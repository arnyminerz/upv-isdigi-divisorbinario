==> flow/design.v <==
module divisor_parallel
#(parameter tamanyo=16)
(input CLK,
input RSTa,
input Start,
input logic [tamanyo-1:0] Num,
input logic [tamanyo-1:0] Den,
output logic [tamanyo-1:0] Coc,
output logic [tamanyo-1:0] Res,
output Done);
logic signed [tamanyo-1:0] Coc_temp;
logic signed [tamanyo-1:0] Res_temp;
logic signed [tamanyo-1:0] Coc_temp2;
logic signed [tamanyo-1:0] Res_temp2;
logic signed [tamanyo-1:0] Num_temp;
logic signed [tamanyo-1:0] Den_temp;
logic [2*tamanyo+1:0] END_MULT_aux;
logic [2*tamanyo+1:0] [tamanyo-1:0] Coc_aux;
logic [2*tamanyo+1:0] [tamanyo-1:0] Res_aux;
assign Coc_temp=$signed(Num)/$signed(Den);
assign Res_temp=$signed(Num)%$signed(Den);
always_ff @(posedge CLK, negedge RSTa)
if (!RSTa)
  begin
  END_MULT_aux<='0;
    Coc_aux<='0;
    Res_aux<='0;
  end
else 
    begin
      END_MULT_aux<={Start, END_MULT_aux[2*tamanyo+1:1]};
      Coc_temp2=Start?(Coc_temp):'0;
      Res_temp2=Start?(Res_temp):'0;
      Coc_aux<={Coc_temp2, Coc_aux[2*tamanyo+1:1]};
      Res_aux<={Res_temp2, Res_aux[2*tamanyo+1:1]};
    end
assign  Done=END_MULT_aux[0];
assign  Coc=Coc_aux[0];
assign  Res=Res_aux[0];
endmodule
## Tool chain data of divisor_parallel

The steps from the RTL of divisor_parallel to its reports follow in flow order.
Lines are those of the file above, counted from 1.
Operators carry their Yosys type and port widths (W data, S select, Z words).
Cell names lack the library's common part.
A cell with n/a has no value.

- Design top: divisor_parallel
- Clock: CLK
- Standard-cell library: sky130hd
- Corner: tt_025C_1v80

## Word-level counts

Counts by Yosys on the flattened word-level netlist (proc, flatten, opt, wreduce; memories kept). Register bits leave out memories and registers merged into their read ports (data or address); mux counts leave out enables and synchronous resets folded into registers. Print and check cells are left out. Cells with the same type and inputs are merged into one.

- ROM bits: 0
- Cells after elaboration: 7
- Clocked read ports x word width: 0
- RAM bits: 0
- Latch bits: 0
- Output and inout bits: 33
- Memory cells: 0
- Register bits: 1122

- Bitwise gates (word level): 0
- Divide/modulo/power cells: 2
- Multiplexer cells: 2
- Magnitude comparators: 0
- Shift operators: 0
- $mul: 0
- $add $sub $neg: 0
- Equality and inequality tests: 0
- Reduce/logical cells: 0

Operators with widths:

| cell | number |
|---|---|
| $div A16 B16 Y16 | 1 |
| $mod A16 B16 Y16 | 1 |
| $mux W16 | 2 |

## Longest topological paths

Depth = most cells in a row (Yosys ltp): at word level without a register or memory, in the mapped netlist without a sequential cell, where the memories' decode and read muxes count.

- Word-level depth: 2
- ABC_AREA: 0
- Gate-level depth with buffers: 158
- Mapped depth without buffers: 147

## Synthesis result

The flow's flattened synthesis, as Yosys stat reports it; memories are mapped. The netlist is that of the ABC_AREA named above (0 if unset); the other value can give another one.
Totals and module areas in this step are rounded.

Cell types:

| cell | number | total area (um^2) |
|---|---|---|
| dfrtp_1 | 1122 | 2.81E+04 |
| ha_1 | 143 | 1.79E+03 |
| a21oi_1 | 125 | 625.6 |
| xnor2_1 | 69 | 604.33 |
| nor2_1 | 154 | 578.054 |
| xor2_1 | 60 | 525.504 |
| nand2_1 | 139 | 521.75 |
| o21ai_0 | 97 | 485.466 |
| a21o_1 | 34 | 255.245 |
| buf_4 | 32 | 240.23 |
| nor3_1 | 47 | 235.226 |
| inv_1 | 62 | 232.723 |
| o21a_1 | 31 | 232.723 |
| nand3_1 | 46 | 230.221 |
| and2_1 | 36 | 225.216 |
| a31oi_1 | 34 | 212.704 |
| or3_1 | 25 | 156.4 |
| mux2i_1 | 15 | 150.144 |

Not listed: further types 74, cells in them 403.

- Sequential area: 0.02808 mm^2
- Mapped flip-flops: 1122
- Cell count: 2674
- Buffer cells: 79
- Synthesis area: 0.03848 mm^2

## Path before layout

Path of least setup slack by OpenSTA after synthesis, without wires, with an ideal clock, recovery checks aside; 20% of the period is set as input and as output delay. Where synthesis merged equal registers, the netlist keeps one of their names.

- Kind: input port to flip-flop
- Start: input Den[0]
- End: register Res_aux
- Required time: 77681 ps
- Delay of the path: 32046 ps
- Setup slack: 30194 ps
- Driving pins on the path: 141
- Launch time at the first pin: 15560 ps
- Period: 77800 ps
- Arrival: 47487 ps
- External input delay: 15560 ps
- Synthesis period reached: 47606 ps

"delay of the path" = arrival - input delay + setup time.
"driving pins on the path": output pins that drive a net of the path, with the launching flip-flop's if there is one; two outputs of one cell count as two.
"synthesis period reached" = period - worst setup slack (recovery checks aside). The figure is calculated, with input and output delays left at 20% of the set period.
Where an end lacks its bit number, it is one bit of the signal, or one of the new flip-flops if synthesis recoded a state register.
Between the ends stands the longest chain of elaborated cells between them, by number of cells; it is not shown to be the way that was timed. Of several equally long chains one is given.
Each line given opens the expression or statement behind the cell; cells for indexed reads and writes are added by Yosys, which also makes memories of some case tables.

- Path through: inv_1 ha_1 clkbuf_1 nand3_1 mux2i_1 a211oi_2 nand4_1 nor3_1 mux2i_1 ha_1 o21ai_0 a21oi_1 nand2_1 mux2i_1 ha_1 o21a_1 o21a_1 o211ai_1 [... 105 more ...] ha_1 a211oi_1 a21oi_1 a211oi_1 a21oi_1 inv_1 clkbuf_1 clkbuf_1 nor2_1 a21oi_1 ha_1 and3_1 a41oi_1 or4_1 or2_4 o31ai_4 xnor2_1 and2_1
- Length of the longest elaborated chain: 2
- Elaborated cells between the ends (all ways): 2
- RTL lines with such cells: 2
- Classes of those cells: 1 x div; 1 x mux

Ends and longest elaborated chain, after synthesis:

| element | line | source |
|---|---|---|
| start, declared | 7 | `input logic [tamanyo-1:0] Den,` |
| $mod A16 B16 Y16 | 21 | `assign Res_temp=$signed(Num)%$signed(Den);` |
| $mux W16 | 33 | `Res_temp2=Start?(Res_temp):'0;` |
| end, assigned | 27 | `Res_aux<='0;` |
| end, assigned | 35 | `Res_aux<={Res_temp2, Res_aux[2*tamanyo+1:1]};` |
| end, declared | 19 | `logic [2*tamanyo+1:0] [tamanyo-1:0] Res_aux;` |

## Worst path after layout

From the final timing report of run 1: the path of least setup slack in the routed layout; clock arrival at registers is part of the times.
The report prints the path's times to 10 ps; the period is as set.

- Kind: input port to flip-flop
- Start: input Num[11]
- End: register Res_aux
- Launch time at the first pin: 8900 ps
- Arrival: 38780 ps
- Setup slack: 6240 ps
- External input delay: 8900 ps
- Driving pins on the path: 157
- Period: 44500 ps
- Required time: 45020 ps

Where an end lacks its bit number, it is one bit of the signal, or one of the new flip-flops if synthesis recoded a state register.
Between the ends stands the longest chain of elaborated cells between them, by number of cells; it is not shown to be the way that was timed. Of several equally long chains one is given.

- Path through: clkdlybuf4s50_1 or4_1 or2_2 nor2_1 or4b_4 inv_1 ha_4 o21ai_2 nor3_2 mux2i_1 ha_1 o21ai_2 a21o_1 and3_1 o21bai_2 and2_4 ha_1 o21a_1 [... 121 more ...] nor2b_1 o2111ai_2 nand4_1 a211oi_2 a21oi_2 inv_2 buf_8 nor2_1 a21oi_2 ha_2 and3_1 a41oi_1 or4_4 or2_4 buf_4 o31ai_4 xnor2_1 and2_1
- Length of the longest elaborated chain: 2
- Elaborated cells between the ends (all ways): 2
- RTL lines with such cells: 2
- Classes of those cells: 1 x div; 1 x mux

Ends and longest elaborated chain, after layout:

| element | line | source |
|---|---|---|
| start, declared | 6 | `input logic [tamanyo-1:0] Num,` |
| $mod A16 B16 Y16 | 21 | `assign Res_temp=$signed(Num)%$signed(Den);` |
| $mux W16 | 33 | `Res_temp2=Start?(Res_temp):'0;` |
| end, assigned | 27 | `Res_aux<='0;` |
| end, assigned | 35 | `Res_aux<={Res_temp2, Res_aux[2*tamanyo+1:1]};` |
| end, declared | 19 | `logic [2*tamanyo+1:0] [tamanyo-1:0] Res_aux;` |

Data sheet: physical implementation of divisor_parallel

Measured results for divisor_parallel: 2 stored runs of the Yosys and OpenROAD flow on sky130hd. The settings differ; the order carries no meaning. The constraints put input and output delay at 20% of the set period each and load the outputs with 0.01 pF.
"time on the worst setup path": the worst setup path's part of the clock period (all of it between registers, 20% less for each end at a port) less its slack. A launch clock that arrives late makes it longer, a capture clock that arrives late makes it shorter.
"time on the worst setup path" is known to 10 ps.
Results are given in rounded form.

### Run 1

Settings: `period_ns=44.5`, `CORE_UTILIZATION=33`, `SETUP_SLACK_MARGIN=5.0`, `PLACE_DENSITY_LB_ADDON=0.02`, `CELL_PAD_IN_SITES_GLOBAL_PLACEMENT=2`, `GPL_TIMING_DRIVEN=1`, `GPL_ROUTABILITY_DRIVEN=1`, `CTS_CLUSTER_SIZE=49`, `MAX_ROUTING_LAYER=met4`, `CAP_MARGIN=20`, `CORE_MARGIN=2`, `SLEW_MARGIN=20`

- Area of the synthesized netlist: 0.03848 mm^2
- Worst setup slack after layout: 6244 ps
- Total negative setup slack: 0 ps
- Time on the worst setup path: 29360 ps
- Type of the worst setup path: input port to flip-flop
- Standard-cell area after layout: 0.05018 mm^2
- Die outline area: 0.1194 mm^2
- Post-route utilization: 43.3 %

### Run 2

Settings: `period_ns=36.6`, `CORE_UTILIZATION=29`, `SETUP_SLACK_MARGIN=3.18`, `PLACE_DENSITY_LB_ADDON=0.09`, `CELL_PAD_IN_SITES_GLOBAL_PLACEMENT=3`, `TNS_END_PERCENT=100`, `ABC_AREA=1`, `GPL_TIMING_DRIVEN=0`, `CTS_CLUSTER_DIAMETER=236`, `SLEW_MARGIN=20`, `MIN_ROUTING_LAYER=met1`, `CAP_MARGIN=20`, `CORE_MARGIN=2`

- Area of the synthesized netlist: 0.03858 mm^2
- Worst setup slack after layout: 4371 ps
- Total negative setup slack: 0 ps
- Time on the worst setup path: 24910 ps
- Type of the worst setup path: input port to flip-flop
- Standard-cell area after layout: 0.05034 mm^2
- Die outline area: 0.136 mm^2
- Post-route utilization: 38.2 %
